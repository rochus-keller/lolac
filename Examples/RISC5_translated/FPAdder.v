==> flow/design.v <==
`timescale 1ns / 1 ps
module FPAdder(    
input clk, run, u, v,
input [31:0] x, y,
output stall,
output [31:0] z);
reg [1:0] State;
reg [24:0] x3, y3, t3;
reg [26:0] Sum;
wire xs, ys, xn, yn;
wire [8:0] xe, ye;
wire [24:0] xm, ym;
wire [8:0] dx, dy, e0, e1;
wire [8:0] sx, sy;
wire [1:0] sx0, sx1, sy0, sy1;
wire sxh, syh;
wire [24:0] x0, x1, x2, y0, y1, y2;
wire [26:0] s;
wire z24, z22, z20, z18, z16, z14, z12, z10, z8, z6, z4, z2;
wire [4:0] sc;
wire [1:0] sc0, sc1;
wire [24:0] t1, t2;
assign stall = (run & (State != 3));
assign z = (v ? {{7{Sum[26]}}, Sum[25:1]} : (xn ? ((u | yn) ? 0 : y) : (yn ? x : (((t3 == 0) | e1[8]) ? 0 : {Sum[26], e1[7:0], t3[23:1]}))));
assign xs = x[31];
assign ys = y[31];
assign xn = (x[30:0] == 0);
assign yn = (y[30:0] == 0);
assign xe = (u ? 9'h96 : {1'h0, x[30:23]});
assign ye = {1'h0, y[30:23]};
assign xm = {(~u | x[23]), x[22:0], 1'h0};
assign ym = {(~u & ~v), y[22:0], 1'h0};
assign dx = (xe - ye);
assign dy = (ye - xe);
assign e0 = (dx[8] ? ye : xe);
assign e1 = ((e0 - {4'h0, sc}) + 1);
assign sx = (dy[8] ? 0 : dy);
assign sy = (dx[8] ? 0 : dx);
assign sx0 = sx[1:0];
assign sx1 = sx[3:2];
assign sy0 = sy[1:0];
assign sy1 = sy[3:2];
assign sxh = ((sx[7] | sx[6]) | sx[5]);
assign syh = ((sy[7] | sy[6]) | sy[5]);
assign x0 = ((xs & ~u) ? ( - xm) : xm);
assign x1 = ((sx0 == 3) ? {{3{xs}}, x0[24:3]} : ((sx0 == 2) ? {{2{xs}}, x0[24:2]} : ((sx0 == 1) ? {xs, x0[24:1]} : x0)));
assign x2 = ((sx1 == 3) ? {{12{xs}}, x1[24:12]} : ((sx1 == 2) ? {{8{xs}}, x1[24:8]} : ((sx1 == 1) ? {{4{xs}}, x1[24:4]} : x1)));
assign y0 = ((ys & ~u) ? ( - ym) : ym);
assign y1 = ((sy0 == 3) ? {{3{ys}}, y0[24:3]} : ((sy0 == 2) ? {{2{ys}}, y0[24:2]} : ((sy0 == 1) ? {ys, y0[24:1]} : y0)));
assign y2 = ((sy1 == 3) ? {{12{ys}}, y1[24:12]} : ((sy1 == 2) ? {{8{ys}}, y1[24:8]} : ((sy1 == 1) ? {{4{ys}}, y1[24:4]} : y1)));
assign s = ((Sum[26] ? ( - Sum) : Sum) + 1);
assign z24 = (~s[25] & ~s[24]);
assign z22 = ((z24 & ~s[23]) & ~s[22]);
assign z20 = ((z22 & ~s[21]) & ~s[20]);
assign z18 = ((z20 & ~s[19]) & ~s[18]);
assign z16 = ((z18 & ~s[17]) & ~s[16]);
assign z14 = ((z16 & ~s[15]) & ~s[14]);
assign z12 = ((z14 & ~s[13]) & ~s[12]);
assign z10 = ((z12 & ~s[11]) & ~s[10]);
assign z8 = ((z10 & ~s[9]) & ~s[8]);
assign z6 = ((z8 & ~s[7]) & ~s[6]);
assign z4 = ((z6 & ~s[5]) & ~s[4]);
assign z2 = ((z4 & ~s[3]) & ~s[2]);
assign sc = {z10, ((z18 & (((((((s[17] | s[16]) | s[15]) | s[14]) | s[13]) | s[12]) | s[11]) | s[10])) | z2), (((z22 & (((s[21] | s[20]) | s[19]) | s[18])) | (z14 & (((s[13] | s[12]) | s[11]) | s[10]))) | (z6 & (((s[5] | s[4]) | s[3]) | s[2]))), ((((((z24 & (s[23] | s[22])) | (z20 & (s[19] | s[18]))) | (z16 & (s[15] | s[14]))) | (z12 & (s[11] | s[10]))) | (z8 & (s[7] | s[6]))) | (z4 & (s[3] | s[2]))), (((((((((((((~s[25] & s[24]) | ((z24 & ~s[23]) & s[22])) | ((z24 & ~s[23]) & s[22])) | ((z22 & ~s[21]) & s[20])) | ((z20 & ~s[19]) & s[18])) | ((z18 & ~s[17]) & s[16])) | ((z16 & ~s[15]) & s[14])) | ((z14 & ~s[13]) & s[12])) | ((z12 & ~s[11]) & s[10])) | ((z10 & ~s[9]) & s[8])) | ((z8 & ~s[7]) & s[6])) | ((z6 & ~s[5]) & s[4])) | ((z4 & ~s[3]) & s[2]))};
assign sc0 = sc[1:0];
assign sc1 = sc[3:2];
assign t1 = ((sc0 == 3) ? {s[22:1], 3'h0} : ((sc0 == 2) ? {s[23:1], 2'h0} : ((sc0 == 1) ? {s[24:1], 1'h0} : s[25:1])));
assign t2 = ((sc1 == 3) ? {t1[12:0], 12'h0} : ((sc1 == 2) ? {t1[16:0], 8'h0} : ((sc1 == 1) ? {t1[20:0], 4'h0} : t1)));
always @ (posedge clk) begin State <= (run ? (State + 1) : 0);
x3 <= (sxh ? {25{xs}} : (sx[4] ? {{16{xs}}, x2[24:16]} : x2));
y3 <= (syh ? {25{ys}} : (sy[4] ? {{16{ys}}, y2[24:16]} : y2));
t3 <= (sc[4] ? {t2[8:0], 16'h0} : t2);
Sum <= ({xs, xs, x3} + {ys, ys, y3});
end
endmodule
### From RTL to reports: FPAdder

The steps from the RTL of FPAdder to its reports follow in flow order.
Line numbers count from 1 in the design file above.
Operators: Yosys type, input widths -> output width; for muxes data width and select width s.
Library cell names are shortened.
The mark -- stands for no value.

| set-up | value |
|---|---|
| top module | FPAdder |
| clock input | clk |
| cell library | sky130hd |
| library corner | tt_025C_1v80 |

### Elaborated design

Yosys after proc, flatten, opt, wreduce and memory -nomap, before mapping. Memory bits, and registers merged into a memory's read port (data or address), are not among the register bits. Print and check cells are not counted. Equal cells are merged and count once.

| storage and ports | value |
|---|---|
| register bits | 104 |
| output and inout port bits | 33 |

| operators by class | value |
|---|---|
| reduce/logical cells | 3 |
| muxes and demuxes | 35 |
| bitwise operators | 124 |
| eq/ne operators | 19 |
| add/sub/neg operators | 10 |

Operator list:

| cell | count |
|---|---|
| $mux 25 | 25 |
| $mux 32 | 5 |
| $logic_not 31->1 | 2 |
| $neg 25->25 | 2 |
| $and 1x1->1 | 49 |
| $or 1x1->1 | 49 |
| $mux 8 | 4 |
| $add 26x26->27 | 1 |
| $not 1->1 | 26 |
| $add 26x1->26 const B | 1 |
| $neg 26->26 | 1 |
| $mux 26 | 1 |
| $logic_not 25->1 | 1 |
| $eq 2x2->1 const B | 12 |
| $sub 8x8->9 | 2 |
| $eq 2x1->1 const B | 6 |
| $sub 8x5->9 | 1 |
| $add 9x2->9 const B | 1 |
| $add 2x1->2 const B | 1 |
| $ne 2x2->1 const B | 1 |

### Longest topological paths

Yosys ltp: most cells in a row. Word level: on the elaborated netlist, between registers, memories and ports. Mapped: between sequential cells and ports; inverters and the memories' decode and read muxes count.

| logic depth | value |
|---|---|
| depth after elaboration | 36 |
| ABC_AREA | 0 |
| mapped depth | 36 |
| depth with buffers taken out | 30 |

### Mapped cells and area

Yosys stat after the flow's synthesis: flattened, memories mapped to cells. It holds for the ABC_AREA given above (unset counts as 0); a run with the other value may have another netlist.

| synthesis totals | value |
|---|---|
| area of sequential cells | 0.002082 mm^2 |
| flip-flops | 104 |
| buffers | 119 |
| mapped area | 0.0132139 mm^2 |
| mapped cells | 1900 |

Cells by type:

| cell type | count | total area (um^2) |
|---|---|---|
| dfxtp_1 | 104 | 2.08E+03 |
| o21ai_0 | 182 | 910.874 |
| a21oi_1 | 172 | 860.826 |
| nor2_1 | 214 | 803.27 |
| ha_1 | 59 | 738.208 |
| xnor2_1 | 79 | 691.914 |
| nand2_1 | 180 | 675.648 |
| xor2_1 | 61 | 534.262 |
| a22oi_1 | 49 | 367.853 |
| clkbuf_1 | 87 | 326.563 |
| mux2i_1 | 31 | 310.298 |
| nor3_1 | 59 | 295.283 |
| inv_1 | 64 | 240.23 |
| a221oi_1 | 25 | 218.96 |
| a211oi_1 | 28 | 210.202 |
| o221ai_1 | 22 | 192.685 |
| o31ai_1 | 23 | 172.666 |
| or3_1 | 25 | 156.4 |

Other cell types: 87; their cells: 436.

### Worst setup path after synthesis

Source: OpenSTA report_checks on the synthesized netlist (no wires, ideal clock, input and output delay 20% of the period each), path of least setup slack; recovery checks are left aside. Register names are those of the netlist, which keeps one name where synthesis merged equal registers.

| timing path after synthesis | value |
|---|---|
| kind | input -> output |
| from | input port u |
| to | output port z[20] |
| driving pins on the path | 32 |
| time at the first pin | 2440 ps |
| path delay | 5992 ps |
| data required time | 9760 ps |
| output delay | 2440 ps |
| clock period | 12200 ps |
| arrival time | 8432 ps |
| slack | 1328 ps |
| input delay | 2440 ps |
| buffers on the path | 7 |
| synthesis period reached | 10872 ps |

"path delay" = arrival - input delay + setup time.
At an output port there is no setup time.
"driving pins on the path" counts driving pins, that of a launching flip-flop among them; a cell with two outputs on the path counts twice.
"synthesis period reached" is the clock period less the worst setup slack; recovery checks do not enter. This is arithmetic on one report: input and output delays are still those of the set period (20% each).
The rows between start and end are the longest chain of elaborated cells between them; the timing report does not say that the signal goes this way. Where chains are equally long, one stands for them.
A line is the first line of the expression or statement that the cell stems from. Yosys adds cells for indexed reads and writes and turns some case tables into memories.

| between the ends, after synthesis | value |
|---|---|
| cell sequence | clkbuf_1 > clkinv_1 > nand2_1 > inv_1 > ha_1 > buf_1 > o21ai_0 > nand2b_1 > a221o_1 > a21oi_1 > clkbuf_1 > buf_1 > clkbuf_1 > nor2_1 > a21oi_1 > ha_1 > ha_1 > a21o_1 > a21oi_1 > o21bai_1 > a21oi_1 > o21bai_1 > a21oi_1 > xnor2_1 > nor2_1 > o21a_1 > clkbuf_1 > buf_1 > a22oi_1 > nor2_1 > a21oi_1 > o21ai_0 |
| length of the longest elaborated chain | 10 |
| elaborated cells between the ends (all ways) | 12 |
| RTL lines with such cells | 5 |
| those cells by class | add/sub: 3; mux: 7; logic: 2 |

RTL lines, path after synthesis:

| element | line | RTL |
|---|---|---|
| from (decl) | 3 | `input clk, run, u, v,` |
| $mux 8 | 29 | `assign xe = (u ? 9'h96 : {1'h0, x[30:23]});` |
| $sub 8x8->9 | 33 | `assign dx = (xe - ye);` |
| $mux 8 | 35 | `assign e0 = (dx[8] ? ye : xe);` |
| $sub 8x5->9 | 36 | `assign e1 = ((e0 - {4'h0, sc}) + 1);` |
| $add 9x2->9 | 36 |  |
| $or 1x1->1 | 24 | `assign z = (v ? {{7{Sum[26]}}, Sum[25:1]} : (xn ? ((u \| yn) ? 0 : y) : (yn ? x : (((t3 == 0) \| e1[8]) ? 0 : {S ...` |
| $mux 32 x4 | 24 |  |
| to (decl) | 6 | `output [31:0] z);` |

### Path in the finished layout

From the final timing report of stored run 1: the path of least setup slack in the routed layout; clock arrival at registers is part of the times.
The path's times are printed in steps of 10 ps; the period is the one set.

| timing path post-layout | value |
|---|---|
| kind | input -> output |
| from | input port u |
| to | output port z[1] |
| driving pins on the path | 29 |
| arrival time | 11150 ps |
| slack | 3650 ps |
| output delay | 3700 ps |
| data required time | 14800 ps |
| buffers on the path | 3 |
| time at the first pin | 3700 ps |
| input delay | 3700 ps |
| clock period | 18500 ps |

The rows between start and end are the longest chain of elaborated cells between them; the timing report does not say that the signal goes this way. Where chains are equally long, one stands for them.

| between the ends, post-layout | value |
|---|---|
| cell sequence | clkdlybuf4s50_1 > clkinv_1 > nand2_1 > ha_1 > fa_1 > nor2b_1 > o21ai_0 > nand2b_1 > a221o_1 > a21oi_2 > buf_4 > nor2_1 > a21oi_1 > ha_1 > ha_1 > a21o_1 > a21oi_1 > o21bai_1 > a21oi_1 > o21bai_1 > a21oi_1 > xnor2_1 > nor2_1 > o21a_1 > a22oi_1 > nor2_1 > a21oi_1 > o21ai_0 > clkdlybuf4s50_1 |
| length of the longest elaborated chain | 10 |
| elaborated cells between the ends (all ways) | 12 |
| RTL lines with such cells | 5 |
| those cells by class | add/sub: 3; mux: 7; logic: 2 |

RTL lines, path post-layout:

| element | line | RTL |
|---|---|---|
| from (decl) | 3 | `input clk, run, u, v,` |
| $mux 8 | 29 | `assign xe = (u ? 9'h96 : {1'h0, x[30:23]});` |
| $sub 8x8->9 | 33 | `assign dx = (xe - ye);` |
| $mux 8 | 35 | `assign e0 = (dx[8] ? ye : xe);` |
| $sub 8x5->9 | 36 | `assign e1 = ((e0 - {4'h0, sc}) + 1);` |
| $add 9x2->9 | 36 |  |
| $or 1x1->1 | 24 | `assign z = (v ? {{7{Sum[26]}}, Sum[25:1]} : (xn ? ((u \| yn) ? 0 : y) : (yn ? x : (((t3 == 0) \| e1[8]) ? 0 : {S ...` |
| $mux 32 x4 | 24 |  |
| to (decl) | 6 | `output [31:0] z);` |

Design FPAdder on sky130hd. What follows are 2 stored runs of the flow, each under its own settings; their order means nothing. The constraints put input and output delay at 20% of the set period each and load the outputs with 0.01 pF.
"achieved period" = clock period - worst setup slack. The figure is calculated, with input and output delays left at 20% of the set period.
"worst setup path time": the worst setup path's part of the clock period (all of it between registers, 20% less for each end at a port) less its slack. A launch clock that arrives late makes it longer, a capture clock that arrives late makes it shorter.
"worst setup path time" is given in steps of 10 ps.

#### Stored run 1

| setting | value |
|---|---|
| period_ns | `18.5` |
| CORE_UTILIZATION | `41` |
| SETUP_SLACK_MARGIN | `2.34` |
| PLACE_DENSITY | `0.76` |
| CORE_ASPECT_RATIO | `1.02` |
| CORE_MARGIN | `9` |
| GPL_ROUTABILITY_DRIVEN | `0` |
| CTS_CLUSTER_SIZE | `56` |
| CTS_CLUSTER_DIAMETER | `171` |
| MIN_ROUTING_LAYER | `met1` |
| CAP_MARGIN | `20` |
| SLEW_MARGIN | `20` |

| result | value |
|---|---|
| chip area in the Yosys report | 0.0132139 mm^2 |
| overall die area | 0.0390159 mm^2 |
| standard-cell area of the final layout | 0.0146403 mm^2 |
| worst setup slack after layout | 3646 ps |
| achieved period | 14854 ps |
| worst setup path time | 7450 ps |
| kind of the worst setup path | input -> output |

#### Stored run 2

| setting | value |
|---|---|
| period_ns | `6.61` |
| CORE_UTILIZATION | `28` |
| PLACE_DENSITY_LB_ADDON | `0.28` |
| CORE_ASPECT_RATIO | `2.0` |
| CORE_MARGIN | `9` |
| CELL_PAD_IN_SITES_GLOBAL_PLACEMENT | `2` |
| GPL_TIMING_DRIVEN | `0` |
| GPL_ROUTABILITY_DRIVEN | `1` |
| CAP_MARGIN | `20` |
| SLEW_MARGIN | `20` |

| result | value |
|---|---|
| chip area in the Yosys report | 0.0132139 mm^2 |
| overall die area | 0.055811 mm^2 |
| standard-cell area of the final layout | 0.0168224 mm^2 |
| worst setup slack after layout | -2094 ps |
| achieved period | 8704 ps |
| worst setup path time | 7380 ps |
| kind of the worst setup path | register -> output |
