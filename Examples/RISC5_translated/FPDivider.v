==> flow/design.v <==
`timescale 1ns / 1 ps
module FPDivider(    
input clk, run,
input [31:0] x, y,
output stall,
output [31:0] z);
reg [4:0] S;
reg [23:0] R;
reg [25:0] Q;
wire sign;
wire [7:0] xe, ye;
wire [8:0] e0, e1;
wire [24:0] r0, r1, d;
wire [25:0] q0;
wire [24:0] z0, z1;
assign stall = (run & (S != 26));
assign z = ((xe == 0) ? 0 : ((ye == 0) ? {sign, 8'hFF, 23'h0} : (~e1[8] ? {sign, e1[7:0], z1[23:1]} : (~e1[7] ? {sign, 8'hFF, z0[23:1]} : 0))));
assign sign = (x[31] ^ y[31]);
assign xe = x[30:23];
assign ye = y[30:23];
assign e0 = ({1'h0, xe} - {1'h0, ye});
assign e1 = ((e0 + 126) + {8'h0, Q[25]});
assign r0 = ((S == 0) ? {2'h1, x[22:0]} : {R, 1'h0});
assign r1 = (d[24] ? 0 : d);
assign d = (r0 - {2'h1, y[22:0]});
assign q0 = ((S == 0) ? 0 : Q);
assign z0 = (Q[25] ? Q[25:1] : Q[24:0]);
assign z1 = (z0 + 1);
always @ (posedge clk) begin S <= (run ? (S + 1) : 0);
R <= r1[23:0];
Q <= {q0[24:0], ~d[24]};
end
endmodule
* Reports on FPDivider
Tool output for the design above, in the order of the flow.
Line numbers count from 1 in the design file above.
A cell with -- has no value.
- Top :: FPDivider
- Clock :: clk
- Standard-cell library :: sky130hd
- Library corner :: tt_025C_1v80

* Elaborated design
Source: Yosys, flattened and elaborated, memories not mapped. Widths are those after wreduce; folded enables and synchronous resets count as part of the registers. Registers that Yosys merges into a memory's read port (data or address) are not register bits. Print and check cells do not count. Equal cells are merged and count once.
- Memories kept :: 0
- Cells after elaboration :: 23
- Memory bits (read-only) :: 0
- Register bits :: 55
- Input port bits :: 66
- RAM bits :: 0
- Latch bits :: 0
- Word width x clocked read ports :: 0
- Divide/modulo/power cells :: 0
- Equality and inequality tests :: 1
- Bitwise gates (word level) :: 3
- $mul :: 0
- Order comparisons :: 0
- Add/subtract/negate cells :: 6
- Shift operators :: 0
- Reduce/logical cells :: 3
- Multiplexer cells :: 6
** Operator list (count)
- two-way mux 32 bit :: 4
- subtractor 25 x 24 -> 25 bit :: 1
- two-way mux 25 bit :: 1
- adder 24 x 1 -> 24 bit with constant B :: 1
- two-way mux 24 bit :: 1
- zero test 8 bit :: 2
- subtractor 8 x 8 -> 9 bit :: 1
- adder 9 x 1 -> 9 bit :: 1
- adder 9 x 7 -> 9 bit with constant B :: 1
- adder 5 x 1 -> 5 bit with constant B :: 1
- != test 5 bit with constant B :: 1
- zero test 5 bit :: 1
- bitwise AND 1 bit :: 1
- XOR 1 bit :: 1
- NOT 1 bit :: 1

* Depth
Yosys ltp: most cells in a row. Word level: on the elaborated netlist, between registers, memories and ports. Mapped: between sequential cells and ports; inverters and the memories' decode and read muxes count.
- Word-level depth :: 7
- ABC_AREA :: 0
- Depth in mapped cells :: 15
- Mapped depth without buffers :: 14

* Mapped cells and area
The flow's flattened synthesis, as Yosys stat reports it; memories are mapped. The netlist is that of the ABC_AREA named above (0 if unset); the other value can give another one.
** Cell types
- sky130_fd_sc_hd__dfxtp_1 :: count 55, area in all 1.1E+03 sq um
- sky130_fd_sc_hd__ha_1 :: count 43, area in all 538.016 sq um
- sky130_fd_sc_hd__mux2_2 :: count 38, area in all 427.91 sq um
- sky130_fd_sc_hd__a21oi_1 :: count 59, area in all 295.283 sq um
- sky130_fd_sc_hd__inv_1 :: count 59, area in all 221.462 sq um
- sky130_fd_sc_hd__nand2_1 :: count 58, area in all 217.709 sq um
- sky130_fd_sc_hd__nor2_1 :: count 52, area in all 195.187 sq um
- sky130_fd_sc_hd__xor2_1 :: count 22, area in all 192.685 sq um
- sky130_fd_sc_hd__nor2b_1 :: count 30, area in all 187.68 sq um
- sky130_fd_sc_hd__xnor2_1 :: count 18, area in all 157.651 sq um
- sky130_fd_sc_hd__mux2i_1 :: count 14, area in all 140.134 sq um
- sky130_fd_sc_hd__o21ai_0 :: count 24, area in all 120.115 sq um
- sky130_fd_sc_hd__nand3_1 :: count 18, area in all 90.086 sq um
- sky130_fd_sc_hd__a31oi_1 :: count 10, area in all 62.56 sq um
- sky130_fd_sc_hd__and2_1 :: count 9, area in all 56.304 sq um
- sky130_fd_sc_hd__clkbuf_1 :: count 15, area in all 56.304 sq um
- sky130_fd_sc_hd__a2111oi_4 :: count 2, area in all 55.053 sq um
- sky130_fd_sc_hd__a211oi_1 :: count 6, area in all 45.043 sq um
Other cell types: 37; their cells: 93.
- Synthesis area :: 0.0048722 sq mm
- Buffer cells :: 20
- Sequential part of the area :: 0.0011011 sq mm
- Cell count :: 625
- Flip-flop cells :: 55

* Timing after synthesis
Source: OpenSTA report_checks on the synthesized netlist (no wires, ideal clock, input and output delay 20% of the period each), path of least setup slack; recovery checks are left aside. Register names are those of the netlist, which keeps one name where synthesis merged equal registers.
- Kind :: register to register
- Start point :: reg S[0]
- End point :: reg R[11]
- Driving pins on the path :: 15
- Delay of the path :: 4340 ps
- Data arrival time :: 4212 ps
- Library setup time :: 128 ps
- Period :: 4090 ps
- Time at the first pin :: 0 ps
- Slack :: -250 ps
- Required time :: 3962 ps
- Period reached after synthesis :: 4340 ps
"delay of the path" is the arrival time less input delay plus setup time.
"driving pins on the path" counts driving pins, that of a launching flip-flop among them; a cell with two outputs on the path counts twice.
"period reached after synthesis" is the clock period less the worst setup slack; recovery checks do not enter. This is arithmetic on one report: input and output delays are still those of the set period (20% each).
The rows between start and end are the longest chain of elaborated cells between them; the timing report does not say that the signal goes this way. Where chains are equally long, one stands for them.
Each line given opens the expression or statement behind the cell; cells for indexed reads and writes are added by Yosys, which also makes memories of some case tables.
- Cell sequence :: sky130_fd_sc_hd__dfxtp_1 > sky130_fd_sc_hd__inv_1 > sky130_fd_sc_hd__ha_1 > sky130_fd_sc_hd__nor4b_1 > sky130_fd_sc_hd__clkbuf_1 > sky130_fd_sc_hd__clkbuf_1 > sky130_fd_sc_hd__mux2_2 > sky130_fd_sc_hd__ha_1 > sky130_fd_sc_hd__a2111oi_0 > sky130_fd_sc_hd__o2111ai_1 > sky130_fd_sc_hd__a31oi_1 > sky130_fd_sc_hd__o31ai_1 > sky130_fd_sc_hd__xor2_1 > sky130_fd_sc_hd__clkbuf_1 > sky130_fd_sc_hd__nor2_1
- Cells in the longest elaborated chain :: 3
- Elaborated cells on any way between the ends :: 3
** RTL lines, path post-synthesis
- from (decl) :: line 7 : reg [4:0] S;
- from (assign) :: line 29 : always @ (posedge clk) begin S <= (run ? (S + 1) : 0);
- zero test 5 bit :: line 23 : assign r0 = ((S == 0) ? {2'h1, x[22:0]} : {R, 1'h0});
- two-way mux 25 bit :: line 23
- subtractor 25 x 24 -> 25 bit :: line 25 : assign d = (r0 - {2'h1, y[22:0]});
- to (assign) :: line 30 : R <= r1[23:0];
- to (decl) :: line 8 : reg [23:0] R;

* Worst path after layout
Path of least setup slack in the final report of flow run 1 (OpenROAD, finished layout, wires in). Where an end is a register, its clock arrival counts in the times.
The report prints the path's times to 10 ps; the period is as set.
- Kind :: input to output
- Start point :: in x[24]
- End point :: out z[21]
- Data arrival time :: 3270 ps
- Required time :: 2060 ps
- Slack :: -1210 ps
- Time at the first pin :: 510 ps
- Driving pins on the path :: 13
- Period :: 2570 ps
The rows between start and end are the longest chain of elaborated cells between them; the timing report does not say that the signal goes this way. Where chains are equally long, one stands for them.
- Cell sequence :: sky130_fd_sc_hd__clkdlybuf4s15_1 > sky130_fd_sc_hd__inv_2 > sky130_fd_sc_hd__ha_4 > sky130_fd_sc_hd__inv_4 > sky130_fd_sc_hd__fa_2 > sky130_fd_sc_hd__nand3_4 > sky130_fd_sc_hd__a21oi_4 > sky130_fd_sc_hd__mux2i_4 > sky130_fd_sc_hd__a21oi_2 > sky130_fd_sc_hd__or4b_4 > sky130_fd_sc_hd__or3_1 > sky130_fd_sc_hd__a21oi_2 > sky130_fd_sc_hd__buf_2
- Cells in the longest elaborated chain :: 7
- Elaborated cells on any way between the ends :: 8
- RTL lines with such cells :: 3
** RTL lines, path after layout
- from (decl) :: line 4 : input [31:0] x, y,
- subtractor 8 x 8 -> 9 bit :: line 21 : assign e0 = ({1'h0, xe} - {1'h0, ye});
- adder 9 x 7 -> 9 bit :: line 22 : assign e1 = ((e0 + 126) + {8'h0, Q[25]});
- adder 9 x 1 -> 9 bit :: line 22
- two-way mux 32 bit (4 in a row) :: line 17 : assign z = ((xe == 0) ? 0 : ((ye == 0) ? {sign, 8'hFF, 23'h0} : (~e1[8] ? {sign, e1[7:0], z1[23:1]} : (~e1[7] ...
- to (decl) :: line 6 : output [31:0] z);

Lab notebook: FPDivider

Stored flow runs of FPDivider (2 of them; Yosys, OpenROAD, sky130hd). They differ in their settings and are not a sequence. Constraints: input delay and output delay 20% of the set period each, output load 0.01 pF.
By "clock period achieved" is meant the clock period of the run minus its worst setup slack. This is arithmetic on one report: input and output delays are still those of the set period (20% each).
"critical setup path time": the worst setup path's part of the clock period (all of it between registers, 20% less for each end at a port) less its slack. A launch clock that arrives late makes it longer, a capture clock that arrives late makes it shorter.
"total power after layout" rests on the timing tool's default activity at the inputs, not on a simulated workload.
"critical setup path time" is known to 10 ps.

** Flow run 1
- Settings :: period_ns=2.57; CORE_UTILIZATION=49; PLACE_DENSITY=0.35; TNS_END_PERCENT=100; CTS_CLUSTER_SIZE=82; CTS_CLUSTER_DIAMETER=75; CAP_MARGIN=30; SLEW_MARGIN=0; CORE_MARGIN=2
- Final worst hold slack :: 497 ps
- Standard-cell area of the final layout :: 0.0089886 sq mm
- Critical setup path time :: 2750 ps
- Type of the worst setup path :: input to output
- Synthesis area :: 0.0048722 sq mm
- Clock period achieved :: 3780 ps
- Total die area :: 0.0107568 sq mm
- Final utilization :: 92.4%
- Total power after layout :: 6107 µW
- Final setup TNS :: -56086 ps
- Setup slack of the critical path :: -1210 ps

** Flow run 2
- Settings :: period_ns=6.16; CORE_UTILIZATION=35; SETUP_SLACK_MARGIN=-0.25; PLACE_DENSITY_LB_ADDON=0.11; CORE_ASPECT_RATIO=0.75; GPL_ROUTABILITY_DRIVEN=0; CAP_MARGIN=0; MAX_ROUTING_LAYER=met5; CORE_MARGIN=2; SLEW_MARGIN=20
- Total die area :: 0.0148902 sq mm
- Standard-cell area of the final layout :: 0.0063061 sq mm
- Total power after layout :: 1664 µW
- Final utilization :: 46.2%
- Final worst hold slack :: 466 ps
- Synthesis area :: 0.0048722 sq mm
- Clock period achieved :: 6132 ps
- Critical setup path time :: 3670 ps
- Type of the worst setup path :: input to output
- Setup slack of the critical path :: 28 ps
- Final setup TNS :: 0 ps
